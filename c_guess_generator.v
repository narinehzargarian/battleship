==> flow/design.v <==
`timescale 1ns / 1ps
module c_guess_generator
(    
    input clk,       
    input rst,
	input sel,
    input sw,        
	input phase,
    output reg [27: 0] comp_guess = 0,
    output reg [27: 0] sing_guess
);
    reg [27: 0] guess_0 = 28'd1 << 5;
    reg [27: 0] guess_1 = 28'd1 << 6;
    reg [27: 0] guess_2 = 28'd1 << 16;
    reg [27: 0] guess_3 = 28'd1 << 22;
    reg [27: 0] guess_4 = 28'd1 << 2;
    reg [27: 0] guess_5 = 28'd1 << 7;
    reg [27: 0] guess_6 = 28'd1 << 10;
    reg [27: 0] guess_7 = 28'd1 << 9;
    reg [27: 0] guess_8 = 28'd1 << 25;
    reg [27: 0] guess_9 = 28'd1 << 19;
    reg [27: 0] guess_10 = 28'd1 << 26;
    reg [27: 0] guess_11 = 28'd1 << 14;
    reg [27: 0] guess_12 = 28'd1 << 4;
    reg [27: 0] guess_13 = 28'd1 << 11;
    reg [27: 0] guess_14 = 28'd1 << 8;
    reg [27: 0] guess_15 = 28'd1 << 3;
    reg [27: 0] guess_16 = 28'd1 << 18;
    reg [27: 0] guess_17 = 28'd1 << 0;
    reg [27: 0] guess_18 = 28'd1 << 13;
    reg [27: 0] guess_19 = 28'd1 << 12;
    reg [27: 0] guess_20 = 28'd1 << 23;
    reg [27: 0] guess_21 = 28'd1 << 20;
    reg [27: 0] guess_22 = 28'd1 << 21;
    reg [27: 0] guess_23 = 28'd1 << 24;
    reg [27: 0] guess_24 = 28'd1 << 27;
    reg [27: 0] guess_25 = 28'd1 << 1;
    reg [27: 0] guess_26 = 28'd1 << 15;
    reg [27: 0] guess_27 = 28'd1 << 17;
    reg [4:0] counter = 0;
    reg turn_comp;
    always @ (posedge clk or posedge rst) begin
		if (rst) begin
			  counter <= 0;
        end else if (sw && sel && phase && counter < 5'd28) begin         
				 case (counter)
					  5'd0: begin
                          comp_guess <= comp_guess | guess_0;
                          sing_guess <= guess_0;
                      end
					  5'd1: begin
                          comp_guess <= comp_guess | guess_1;
                          sing_guess <= guess_1;
                      end
					  5'd2: begin
                          comp_guess <= comp_guess | guess_2;
                          sing_guess <= guess_2;
                      end
					  5'd3: begin
                          comp_guess <= comp_guess | guess_3;
                          sing_guess <= guess_3;
                      end
					  5'd4: begin
                          comp_guess <= comp_guess | guess_4;
                          sing_guess <= guess_4;
                      end
					  5'd5: begin 
                          comp_guess <= comp_guess | guess_5;
                          sing_guess <= guess_5;
                      end
					  5'd6: begin
                          comp_guess <= comp_guess | guess_6;
                          sing_guess <= guess_6;
                      end
					  5'd7: begin
                          comp_guess <= comp_guess | guess_7;
                          sing_guess <= guess_7;
                      end
					  5'd8: begin
                          comp_guess <= comp_guess | guess_8;
                          sing_guess <= guess_8;
                      end
					  5'd9: begin
                          comp_guess <= comp_guess | guess_9;
                          sing_guess <= guess_9;
                      end
					  5'd10: begin
                          comp_guess <= comp_guess | guess_10;
                          sing_guess <= guess_10;
                      end
					  5'd11: begin
                          comp_guess <= comp_guess | guess_11;
                          sing_guess <= guess_11;
                      end
					  5'd12: begin
                          comp_guess <= comp_guess | guess_12;
                          sing_guess <= guess_12;
								 end
					  5'd13: begin
                          comp_guess <= comp_guess | guess_13;
                          sing_guess <= guess_13;
                      end
					  5'd14: begin
                          comp_guess <= comp_guess | guess_14;
                          sing_guess <= guess_14;
                      end
					  5'd15: begin
                          comp_guess <= comp_guess | guess_15;
                          sing_guess <= guess_15;
                      end
					  5'd16: begin
                          comp_guess <= comp_guess | guess_16;
                          sing_guess <= guess_16;
                      end
					  5'd17: begin
                          comp_guess <= comp_guess | guess_17;
                          sing_guess <= guess_17;
                      end
					  5'd18: begin
                          comp_guess <= comp_guess | guess_18;
                          sing_guess <= guess_18;
                      end
					  5'd19: begin
                          comp_guess <= comp_guess | guess_19;
                          sing_guess <= guess_19;
                      end
					  5'd20: begin
                          comp_guess <= comp_guess | guess_20;
                          sing_guess <= guess_20;
                      end
					  5'd21: begin
                          comp_guess <= comp_guess | guess_21;
                          sing_guess <= guess_21;
                      end
					  5'd22: begin
                          comp_guess <= comp_guess | guess_22;
                          sing_guess <= guess_22;
                      end
					  5'd23: begin
                          comp_guess <= comp_guess | guess_23;
                          sing_guess <= guess_23;
                      end
					  5'd24: begin
                          comp_guess <= comp_guess | guess_24;
                          sing_guess <= guess_24;
                      end
					  5'd25: begin
                           comp_guess <= comp_guess | guess_25;
                           sing_guess <= guess_25;
                      end
					  5'd26: begin
                          comp_guess <= comp_guess | guess_26;
                          sing_guess <= guess_26;
                      end
					  5'd27: begin 
                          comp_guess <= comp_guess | guess_27;
                          sing_guess <= guess_27;
								end
				 endcase
				 counter <= counter + 1;
        end      
    end      
endmodule
From RTL to reports: c_guess_generator
The steps from the RTL of c_guess_generator to its reports follow in flow order.
Line numbers count from 1 in the design file above.
The mark -- stands for no value.

inputs
  top = c_guess_generator
  clock port = clk
  cell library = sky130hd
  corner = tt_025C_1v80

Word-level counts
Yosys after proc, flatten, opt, wreduce and memory -nomap, before mapping. Memory bits, and registers merged into a memory's read port (data or address), are not among the register bits. Print and check cells are not counted. Equal cells are merged and count once.

word-level totals
  register bits = 61
  bits in latches = 0
  memory bits (writable) = 0
  ROM bits = 0
  word width x clocked read ports = 0
  memory cells = 0
  input port bits = 5
  elaborated cells = 124

cells by class
  $add $sub $neg = 1
  multiply operators = 0
  div/mod/pow operators = 0
  magnitude comparators = 1
  equal/unequal tests = 27
  shifts and indexed selects = 0
  multiplexer cells = 2
  bitwise gates (word level) = 29
  reductions and logical operators = 34

operators with widths
  operator                                        number
  case mux 28 bit (select 28 bit)                 2
  AND reduction 30 bit                            28
  == test 5 bit (second input constant)           12
  == test 5 x 4 -> 1 bit (second input constant)  8
  inverter 1 bit                                  29
  nonzero test 28 bit                             1
  == test 5 x 3 -> 1 bit (second input constant)  4
  == test 5 x 2 -> 1 bit (second input constant)  2
  adder 5 x 1 -> 5 bit (second input constant)    1
  == test 5 x 1 -> 1 bit (second input constant)  1
  < comparator 5 bit (second input constant)      1
  zero test 5 bit                                 1
  logical AND 1 bit                               3
  AND reduction 3 bit                             1

Logic depth
Depth = most cells in a row (Yosys ltp): at word level without a register or memory, in the mapped netlist without a sequential cell, where the memories' decode and read muxes count.

depth
  word-level depth = 4
  ABC_AREA = 0
  depth in mapped cells = 9

Netlist
The flow's flattened synthesis, as Yosys stat reports it; memories are mapped. The netlist is that of the ABC_AREA named above (0 if unset); the other value can give another one.
The area totals of this step are shown rounded.

cells by type
  type                       number  area in all (um^2)
  sky130_fd_sc_hd__edfxtp_1  56      1.68E+03
  sky130_fd_sc_hd__nor2_1    34      127.622
  sky130_fd_sc_hd__dfrtp_1   5       125.12
  sky130_fd_sc_hd__nor3_2    9       90.086
  sky130_fd_sc_hd__ha_1      5       62.56
  sky130_fd_sc_hd__nor4_1    10      62.56
  sky130_fd_sc_hd__nand2_1   14      52.55
  sky130_fd_sc_hd__nand3_1   9       45.043
  sky130_fd_sc_hd__nand2b_1  7       43.792
  sky130_fd_sc_hd__nor3_1    8       40.038
  sky130_fd_sc_hd__a21oi_1   6       30.029
  sky130_fd_sc_hd__a221o_1   3       30.029
  sky130_fd_sc_hd__clkbuf_1  8       30.029
  sky130_fd_sc_hd__xnor2_1   3       26.275
  sky130_fd_sc_hd__and3_1    4       25.024
  sky130_fd_sc_hd__buf_6     2       22.522
  sky130_fd_sc_hd__inv_1     6       22.522
  sky130_fd_sc_hd__a211oi_4  1       20.019

Not listed: further types 30, cells in them 43.

mapped netlist
  standard cells after synthesis = 233
  synthesis area = 2900 um^2
  area of sequential cells = 1800 um^2
  mapped flip-flops = 61

Worst setup path after synthesis
Path of least setup slack by OpenSTA after synthesis, without wires, with an ideal clock, recovery checks aside; 20% of the period is set as input and as output delay. Where synthesis merged equal registers, the netlist keeps one of their names.

path after synthesis
  kind = input-to-reg
  from = in phase
  to = reg sing_guess[0]
  clock period = 5400 ps
  setup time = 388 ps
  arrival = 2428 ps
  data required time = 5012 ps
  path slack = 2584 ps
  delay of the path = 1736 ps
  driving pins on the path = 3
  period reached after synthesis = 2816 ps

"delay of the path" = arrival - input delay + setup time.
"driving pins on the path" counts driving pins, that of a launching flip-flop among them; a cell with two outputs on the path counts twice.
"period reached after synthesis" = period - worst setup slack (recovery checks aside). The figure is calculated, with input and output delays left at 20% of the set period.
Between the ends stands the longest chain of elaborated cells between them, by number of cells; it is not shown to be the way that was timed. Of several equally long chains one is given.
A line is the first line of the expression or statement that the cell stems from. Yosys adds cells for indexed reads and writes and turns some case tables into memories.
A register here has more assigning lines than the two given.

between the ends, after synthesis
  cell sequence = sky130_fd_sc_hd__nand3_1 -> sky130_fd_sc_hd__nor2_1 -> sky130_fd_sc_hd__o311a_1
  length of the longest elaborated chain = 3
  elaborated cells between the ends (all ways) = 3
  RTL lines with such cells = 1
  classes of those cells = reduce/logical (3)

RTL lines, path after synthesis
  element                         RTL line  source
  start, declared                 8         input phase,
  logical AND 1 bit (2 in a row)  45        end else if (sw && sel && phase && counter < 5'd28) begin
  AND reduction 3 bit             --
  end, assigned                   49        sing_guess <= guess_0;
  end, assigned                   53        sing_guess <= guess_1;
  end, declared                   10        output reg [27: 0] sing_guess

Path in the finished layout
From the final timing report of entry A: the path of least setup slack in the routed layout; clock arrival at registers is part of the times.
The report prints the path's times to 10 ps; the period is as set.

path after layout
  kind = reg-to-reg
  from = reg counter[0]
  to = reg comp_guess[0]
  clock period = 2510 ps
  setup time = 310 ps
  arrival = 2550 ps
  data required time = 2530 ps
  path slack = -10 ps
  driving pins on the path = 7

Between the ends stands the longest chain of elaborated cells between them, by number of cells; it is not shown to be the way that was timed. Of several equally long chains one is given.
A register here has more assigning lines than the two given.
The path ends at the enable pin of a flip-flop; only ways to that pin are counted.

between the ends, after layout
  cell sequence = sky130_fd_sc_hd__dfrtp_1 -> sky130_fd_sc_hd__inv_1 -> sky130_fd_sc_hd__ha_1 -> sky130_fd_sc_hd__or3_4 -> sky130_fd_sc_hd__a211oi_4 -> sky130_fd_sc_hd__nand4b_2 -> sky130_fd_sc_hd__nor4_1
  length of the longest elaborated chain = 3
  elaborated cells between the ends (all ways) = 58
  RTL lines with such cells = 2
  classes of those cells = compare (1); eq/ne (27); logic (27); reduce/logical (3)

RTL lines, path after layout
  element               RTL line  source
  start, declared       40        reg [4:0] counter = 0;
  start, assigned       44        counter <= 0;
  start, assigned       160       counter <= counter + 1;
  < comparator 5 bit    45        end else if (sw && sel && phase && counter < 5'd28) begin
  logical AND 1 bit     45
  AND reduction 30 bit  --
  end, assigned         48        comp_guess <= comp_guess | guess_0;
  end, assigned         52        comp_guess <= comp_guess | guess_1;
  end, declared         9         output reg [27: 0] comp_guess = 0,

Top module c_guess_generator; platform sky130hd; tools Yosys and OpenROAD; 2 stored runs in no particular order. Input and output delays are each 20% of the period that was set; the output load is 0.01 pF.
"achieved clock period" = clock period - worst setup slack. The figure is calculated, with input and output delays left at 20% of the set period.
"time on the worst setup path" means the part of the period allowed to the worst setup path (the constraints hold back 20% at inputs and 20% at outputs) less its slack; where the path has registers, the arrival times of their clocks count too.
By "total power after layout" is meant OpenSTA's value without simulated activity: inputs other than the clock are taken to toggle once in ten clock periods, and the tool carries that through the logic.
"time on the worst setup path" is known to 10 ps.
The measured numbers are rounded.
A setting shown as - is not set for that run.
Among the results, - means that no value is shown for the run.

item                                                      entry A     entry B
period_ns                                                 2.51        2.04
CORE_UTILIZATION                                          29          59
SETUP_SLACK_MARGIN                                        -0.08       -0.1
HOLD_SLACK_MARGIN                                         -0.05       -
SLEW_MARGIN                                               20          20
MIN_ROUTING_LAYER                                         met1        -
MAX_ROUTING_LAYER                                         met4        -
CAP_MARGIN                                                20          35
CORE_MARGIN                                               2           2
GPL_ROUTABILITY_DRIVEN                                    -           0
CTS_CLUSTER_SIZE                                          -           42
time on the worst setup path (ps)                         2520        -
critical path kind                                        reg-to-reg  -
achieved clock period (ps)                                2521        -
setup slack of the worst path (ps)                        -11         -
die area (um^2)                                           11000       -
Yosys chip area after synthesis (um^2)                    2900        -
total power after layout (uW)                             4100        -
area of the standard cells in the finished layout (um^2)  4000        -
post-layout utilization                                   0.42        -
total negative slack (ps)                                 -11         -

Entry B: did not finish, routing stopped with DPL-0038
