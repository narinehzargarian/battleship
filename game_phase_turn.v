==> flow/design.v <==
`timescale 1ns / 1ps
module game_phase(
    input clk,
    input sel,       
	 input sw,
	input rst,
	input phase,		 
    input [7: 0] seg,	 
    input [3: 0] an,		 
    output reg [27: 0] pships = 0,  
    output reg [27: 0] sing_guess = 0
    );
    reg [4: 0] sel_count = 0; 
    always @ (posedge clk or posedge rst) begin
		if (rst) begin
				sel_count <= 0;
        end else if(!sw && sel && phase) begin
            sel_count <= sel_count + 1'b1;     
            case (an)
                    4'b1110: begin
                        case(seg)
                            8'b11111110: begin
                                pships <= pships | (1'b1 << 1);
                                sing_guess <= 28'd0 | (1'b1 << 1);
                            end
                            8'b11111101: begin 
                                pships <= pships | (1'b1 << 0);
                                sing_guess <= 28'd0 | (1'b1 << 0);
                            end
                            8'b11111011: begin 
                                pships <= pships | (1'b1 << 4);
                                sing_guess <=  28'd0 | (1'b1 << 4);
                            end
                            8'b11110111: begin
                                pships <= pships | (1'b1 << 3);
                                sing_guess <= 28'd0 | (1'b1 << 3);
                            end
                            8'b11101111: begin
                                pships <= pships | (1'b1 << 2);
                                sing_guess <= 28'd0 | (1'b1 << 2);
                            end
                            8'b11011111: begin
                                pships <= pships | (1'b1 << 6);
                                sing_guess <= 28'd0 | (1'b1 << 6);
                            end
                            8'b10111111: begin
                                pships <= pships | (1'b1 << 5);
                                sing_guess <= 28'd0 | (1'b1 << 5);
                            end
                        endcase
                    end
                    4'b1101: begin
                        case(seg)
                            8'b11111110: begin
                                pships <= pships | (1'b1 << 8);
                                sing_guess <= 28'd0 | (1'b1 << 5);
                            end
                            8'b11111101: begin
                                pships <= pships | (1'b1 << 7);
                                sing_guess <= 28'd0 | (1'b1 << 7);
                            end
                            8'b11111011: begin
                                pships <= pships | (1'b1 << 11);
                                sing_guess <= 28'd0 | (1'b1 << 11);
                            end
                            8'b11110111: begin 
                                pships <= pships | (1'b1 << 10);
                                sing_guess <= 28'd0 | (1'b1 << 10);
                            end
                            8'b11101111: begin
                                pships <= pships | (1'b1 << 9);
                                sing_guess <= 28'd0 | (1'b1 << 9);
                            end
                            8'b11011111: begin 
                                pships <= pships | (1'b1 << 13);
                                sing_guess <= 28'd0 | (1'b1 << 13);
                            end
                            8'b10111111: begin
                                pships <= pships | (1'b1 << 12);
                                sing_guess <= 28'd0 | (1'b1 << 12);
                            end
                        endcase
                    end
                    4'b1011: begin
                        case(seg)
                            8'b11111110: begin
                                pships <= pships | (1'b1 << 15);
                                sing_guess <= 28'd0 | (1'b1 << 15);
                            end
                            8'b11111101: begin
                                pships <= pships | (1'b1 << 14);
                                sing_guess <= 28'd0 | (1'b1 << 14);
                            end
                            8'b11111011: begin
                                pships <= pships | (1'b1 << 18);
                                sing_guess <= 28'd0 | (1'b1 << 18);
                            end
                            8'b11110111: begin
                                pships <= pships | (1'b1 << 17);
                                sing_guess <= 28'd0 | (1'b1 << 17);
                            end
                            8'b11101111: begin 
                                pships <= pships | (1'b1 << 16);
                                sing_guess <= 28'd0 | (1'b1 << 16);
                            end
                            8'b11011111: begin
                                pships <= pships | (1'b1 << 20);
                                sing_guess <= 28'd0 | (1'b1 << 20);
                            end
                            8'b10111111: begin
                                pships <= pships | (1'b1 << 19);
                                sing_guess <= 28'd0 | (1'b1 << 19);
                            end
                        endcase
                    end
                    4'b0111: begin
                        case(seg)
                            8'b11111110: begin 
                                pships <= pships | (1'b1 << 22);
                                sing_guess <= 28'd0 | (1'b1 << 22);
                            end
                            8'b11111101: begin
                                pships <= pships | (1'b1 << 21);
                                sing_guess <= 28'd0 | (1'b1 << 21);
                            end
                            8'b11111011: begin
                                pships <= pships | (1'b1 << 25);
                                sing_guess <= 28'd0 | (1'b1 << 25);
                            end
                            8'b11110111: begin
                                pships <= pships | (1'b1 << 24);
                                sing_guess <= 28'd0 | (1'b1 << 24);
                            end
                            8'b11101111: begin
                                pships <= pships | (1'b1 << 23);
                                sing_guess <= 28'd0 | (1'b1 << 23);
                            end
                            8'b11011111: begin
                                pships <= pships | (1'b1 << 27);
                                sing_guess <=  28'd0 | (1'b1 << 27);
                            end
                            8'b10111111: begin 
                                pships <= pships | (1'b1 << 26);
                                sing_guess <= 28'd0 | (1'b1 << 26);
                            end
                        endcase
                    end
            endcase      
        end      
    end      
endmodule
Step by step through the tools: game_phase
The steps from the RTL of game_phase to its reports follow in flow order. Line numbers count from 1 in the design file above. A cell with -- has no value.

Top: game_phase. Clock input: clk. Library: sky130hd. Corner: tt_025C_1v80.

Word-level counts
Counts by Yosys on the flattened word-level netlist (proc, flatten, opt, wreduce; memories kept). Register bits leave out memories and registers merged into their read ports (data or address). Print and check cells are left out. Cells with the same type and inputs are merged into one.

For flip-flop bits (word level) the number is 56. Output and inout port bits: 56.

For equal/unequal tests the number is 15. The entry for mux-type cells reads 10. For bitwise gates (word level) the number is 12. For reduce/logical cells the number is 33.

Operators with widths (count): 28-bit case mux with 7-bit select (5); 13-bit AND reduction (28); 28-bit case mux with 4-bit select (2); 21-bit case mux with 7-bit select (1); 14-bit case mux with 7-bit select (1); 8-bit equality test (second input constant) (7); 7-bit case mux with 7-bit select (1); 8-bit by 1-bit != test with 1-bit output (second input constant) (3); 1-bit inverter (12); 4-bit equality test (second input constant) (3); 8-bit by 4-bit != test with 1-bit output (second input constant) (1); 7-bit AND reduction (1); 4-bit by 3-bit equality test with 1-bit output (second input constant) (1); 4-bit nonzero test (1); 1-bit logical AND (2); 1-bit zero test (1).

Longest topological paths
Longest topological path by Yosys (ltp), each cell counted once; first at word level (registers and memories cut), then after technology mapping (sequential cells cut; the memories' decode and read muxes count).

Under depth in word-level cells stands 4. The figure for ABC_AREA is 0. For depth in mapped cells the number is 5.

Synthesis result
The flow's flattened synthesis, as Yosys stat reports it; memories are mapped. The netlist is that of the ABC_AREA named above (0 if unset); the other value can give another one.

Cells by type (count): sky130_fd_sc_hd__edfxtp_1 (55); sky130_fd_sc_hd__nor2_1 (56); sky130_fd_sc_hd__nand2_1 (17); sky130_fd_sc_hd__nand2b_1 (5); sky130_fd_sc_hd__nand4b_1 (3); sky130_fd_sc_hd__xnor2_1 (3); sky130_fd_sc_hd__nor2_2 (4); sky130_fd_sc_hd__nor3_1 (5); sky130_fd_sc_hd__and2b_2 (2); sky130_fd_sc_hd__clkbuf_1 (3); sky130_fd_sc_hd__inv_1 (3); sky130_fd_sc_hd__o41a_1 (1); sky130_fd_sc_hd__or4_4 (1); sky130_fd_sc_hd__a311o_1 (1); sky130_fd_sc_hd__mux2i_1 (1); sky130_fd_sc_hd__nand3_2 (1); sky130_fd_sc_hd__o211a_1 (1); sky130_fd_sc_hd__and3b_1 (1).

Not listed: further types 13, cells in them 13.

The entry for standard cells after synthesis reads 176. For mapped area the number is 0.0022584 mm^2. For flip-flops the number is 55. Under buffer cells stands 5.

Timing after synthesis
Source: OpenSTA report_checks on the synthesized netlist (no wires, ideal clock, input and output delay 20% of the period each), path of least setup slack; recovery checks are left aside. Register names are those of the netlist, which keeps one name where synthesis merged equal registers.

Path kind: input to register. Start: input an[1]. End: register sing_guess[0]. Under period stands 4.42 ns. The entry for external input delay reads 0.884 ns. Arrival: 2.154 ns. Under required time stands 4.038 ns. Under path slack stands 1.884 ns. The entry for delay of the path reads 1.652 ns. The entry for stages reads 5. Path buffers: 2. For synthesis period reached the number is 2.536 ns.

"delay of the path" = arrival - input delay + setup time. "stages" counts driving pins, that of a launching flip-flop among them; a cell with two outputs on the path counts twice. "synthesis period reached" is the clock period less the worst setup slack; recovery checks do not enter. This is arithmetic on one report: input and output delays are still those of the set period (20% each). Between the ends stands the longest chain of elaborated cells between them, by number of cells; it is not shown to be the way that was timed. Of several equally long chains one is given. A line is the first line of the expression or statement that the cell stems from. Yosys adds cells for indexed reads and writes and turns some case tables into memories. A register here has more assigning lines than the two given. The path ends at the enable pin of a flip-flop; only ways to that pin are counted.

Cell sequence: sky130_fd_sc_hd__clkbuf_1 > sky130_fd_sc_hd__nand4b_1 > sky130_fd_sc_hd__clkbuf_1 > sky130_fd_sc_hd__o221ai_1 > sky130_fd_sc_hd__o211a_1. Cells in the longest elaborated chain: 3. Under elaborated cells on any way between the ends stands 10. Source lines of those cells: 1. Those cells by class: eq/ne: 8; reduce/logical: 2.

Ends and longest elaborated chain, after synthesis: from (decl) (line 9) `input [3: 0] an,`; 4-bit by 3-bit equality test with 1-bit output (line 19) `case (an)`; 8-bit by 4-bit != test with 1-bit output; 7-bit AND reduction; to (assign) (line 24) `sing_guess <= 28'd0 | (1'b1 << 1);`; to (assign) (line 28) `sing_guess <= 28'd0 | (1'b1 << 0);`; to (decl) (line 11) `output reg [27: 0] sing_guess = 0`.

Worst path after layout
From the final timing report of entry A: the path of least setup slack in the routed layout; clock arrival at registers is part of the times.

Path kind: input to register. Start: input seg[4]. End: register pships[14]. Under period stands 2.79 ns. The entry for external input delay reads 0.56 ns. Arrival: 2.23 ns. Under required time stands 2.81 ns. Under path slack stands 0.57 ns. The entry for stages reads 5. Path buffers: 1.

Between the ends stands the longest chain of elaborated cells between them, by number of cells; it is not shown to be the way that was timed. Of several equally long chains one is given. A register here has more assigning lines than the two given. The path ends at the enable pin of a flip-flop; only ways to that pin are counted.

Cell sequence: sky130_fd_sc_hd__clkdlybuf4s50_1 > sky130_fd_sc_hd__nand3_2 > sky130_fd_sc_hd__or4_4 > sky130_fd_sc_hd__or2_4 > sky130_fd_sc_hd__nor2_2. Cells in the longest elaborated chain: 3. Under elaborated cells on any way between the ends stands 14. Those cells by class: eq/ne: 7; logic: 6; reduce/logical: 1.

Ends and longest elaborated chain, after layout: from (decl) (line 8) `input [7: 0] seg,`; 8-bit equality test (line 117) `case(seg)`; 1-bit inverter; 13-bit AND reduction; to (assign) (line 111) `pships <= pships | (1'b1 << 19);`; to (assign) (line 119) `pships <= pships | (1'b1 << 22);`; to (decl) (line 10) `output reg [27: 0] pships = 0,`.

Design game_phase on sky130hd. What follows are 2 stored runs of the flow, each under its own settings; their order means nothing. The constraints put input and output delay at 20% of the set period each and load the outputs with 0.01 pF. "achieved period" is the run's clock period less its worst setup slack. It is reckoned from that one timing run; input and output delays stay at 20% of the period that was set. "critical path time" means the part of the period allowed to the worst setup path (the constraints hold back 20% at inputs and 20% at outputs) less its slack; where the path has registers, the arrival times of their clocks count too. By "total power after layout" is meant OpenSTA's value without simulated activity: inputs other than the clock are taken to toggle once in ten clock periods, and the tool carries that through the logic.

Files of entry A:
==> flow/run.sh <==
#!/bin/bash
# the make line also repeats the synthesis and layout settings of config.mk as NAME=value (left out here)
make -C /OpenROAD-flow-scripts/flow DESIGN_CONFIG=/design/flow/config.mk WORK_HOME=/design/flow/orfs CLKGATE_MAP_FILE= finish
==> flow/config.mk <==
export PLATFORM = sky130hd
export DESIGN_NAME = game_phase
export DESIGN_NICKNAME = game_phase
export VERILOG_FILES = /design/flow/design.v
export SDC_FILE = /design/flow/constraint.sdc
export NUM_CORES = 4
export LEC_CHECK = 0
export CAP_MARGIN = 20
export CORE_ASPECT_RATIO = 1.29
export CORE_MARGIN = 2
export CORE_UTILIZATION = 53
export CTS_CLUSTER_DIAMETER = 108
export GPL_TIMING_DRIVEN = 1
export MAX_ROUTING_LAYER = met5
export PLACE_DENSITY = 0.62
export SETUP_SLACK_MARGIN = 0.48
export SLEW_MARGIN = 10
==> flow/constraint.sdc <==
create_clock -name core_clock -period 2.79 [get_ports {clk}]
set_input_delay 0.5580 -clock core_clock [delete_from_list [all_inputs] [get_ports {clk}]]
set_output_delay 0.5580 -clock core_clock [all_outputs]
set_load 0.01 [all_outputs]

Results of entry A. The setup slack of the critical path is 0.573 ns. For the die area the run shows 0.0048037 mm^2. The utilization is 79.6 %. The critical path time comes to 1.66 ns. Critical path type: input to register. The measured achieved period is 2.217 ns. The standard-cell area of the final layout stands at 0.0032106 mm^2. The chip area after synthesis (Yosys) reads 0.0022584 mm^2. The summed negative setup slack comes to 0.000 ns. For the final worst hold slack the run shows 0.936 ns. The total power after layout comes to 1,483 µW.

Files of entry B:
==> flow/run.sh <==
#!/bin/bash
# the make line also repeats the synthesis and layout settings of config.mk as NAME=value (left out here)
make -C /OpenROAD-flow-scripts/flow DESIGN_CONFIG=/design/flow/config.mk WORK_HOME=/design/flow/orfs CLKGATE_MAP_FILE= finish
==> flow/config.mk <==
export PLATFORM = sky130hd
export DESIGN_NAME = game_phase
export DESIGN_NICKNAME = game_phase
export VERILOG_FILES = /design/flow/design.v
export SDC_FILE = /design/flow/constraint.sdc
export NUM_CORES = 4
export LEC_CHECK = 0
export ABC_AREA = 0
export CAP_MARGIN = 20
export CORE_MARGIN = 2
export CORE_UTILIZATION = 67
export PLACE_DENSITY_LB_ADDON = 0.2
export SETUP_SLACK_MARGIN = 0.2
export SLEW_MARGIN = 30
==> flow/constraint.sdc <==
create_clock -name core_clock -period 1.89 [get_ports {clk}]
set_input_delay 0.3780 -clock core_clock [delete_from_list [all_inputs] [get_ports {clk}]]
set_output_delay 0.3780 -clock core_clock [all_outputs]
set_load 0.01 [all_outputs]

Outcome of entry B: no final report: placement broke off with a tool error.
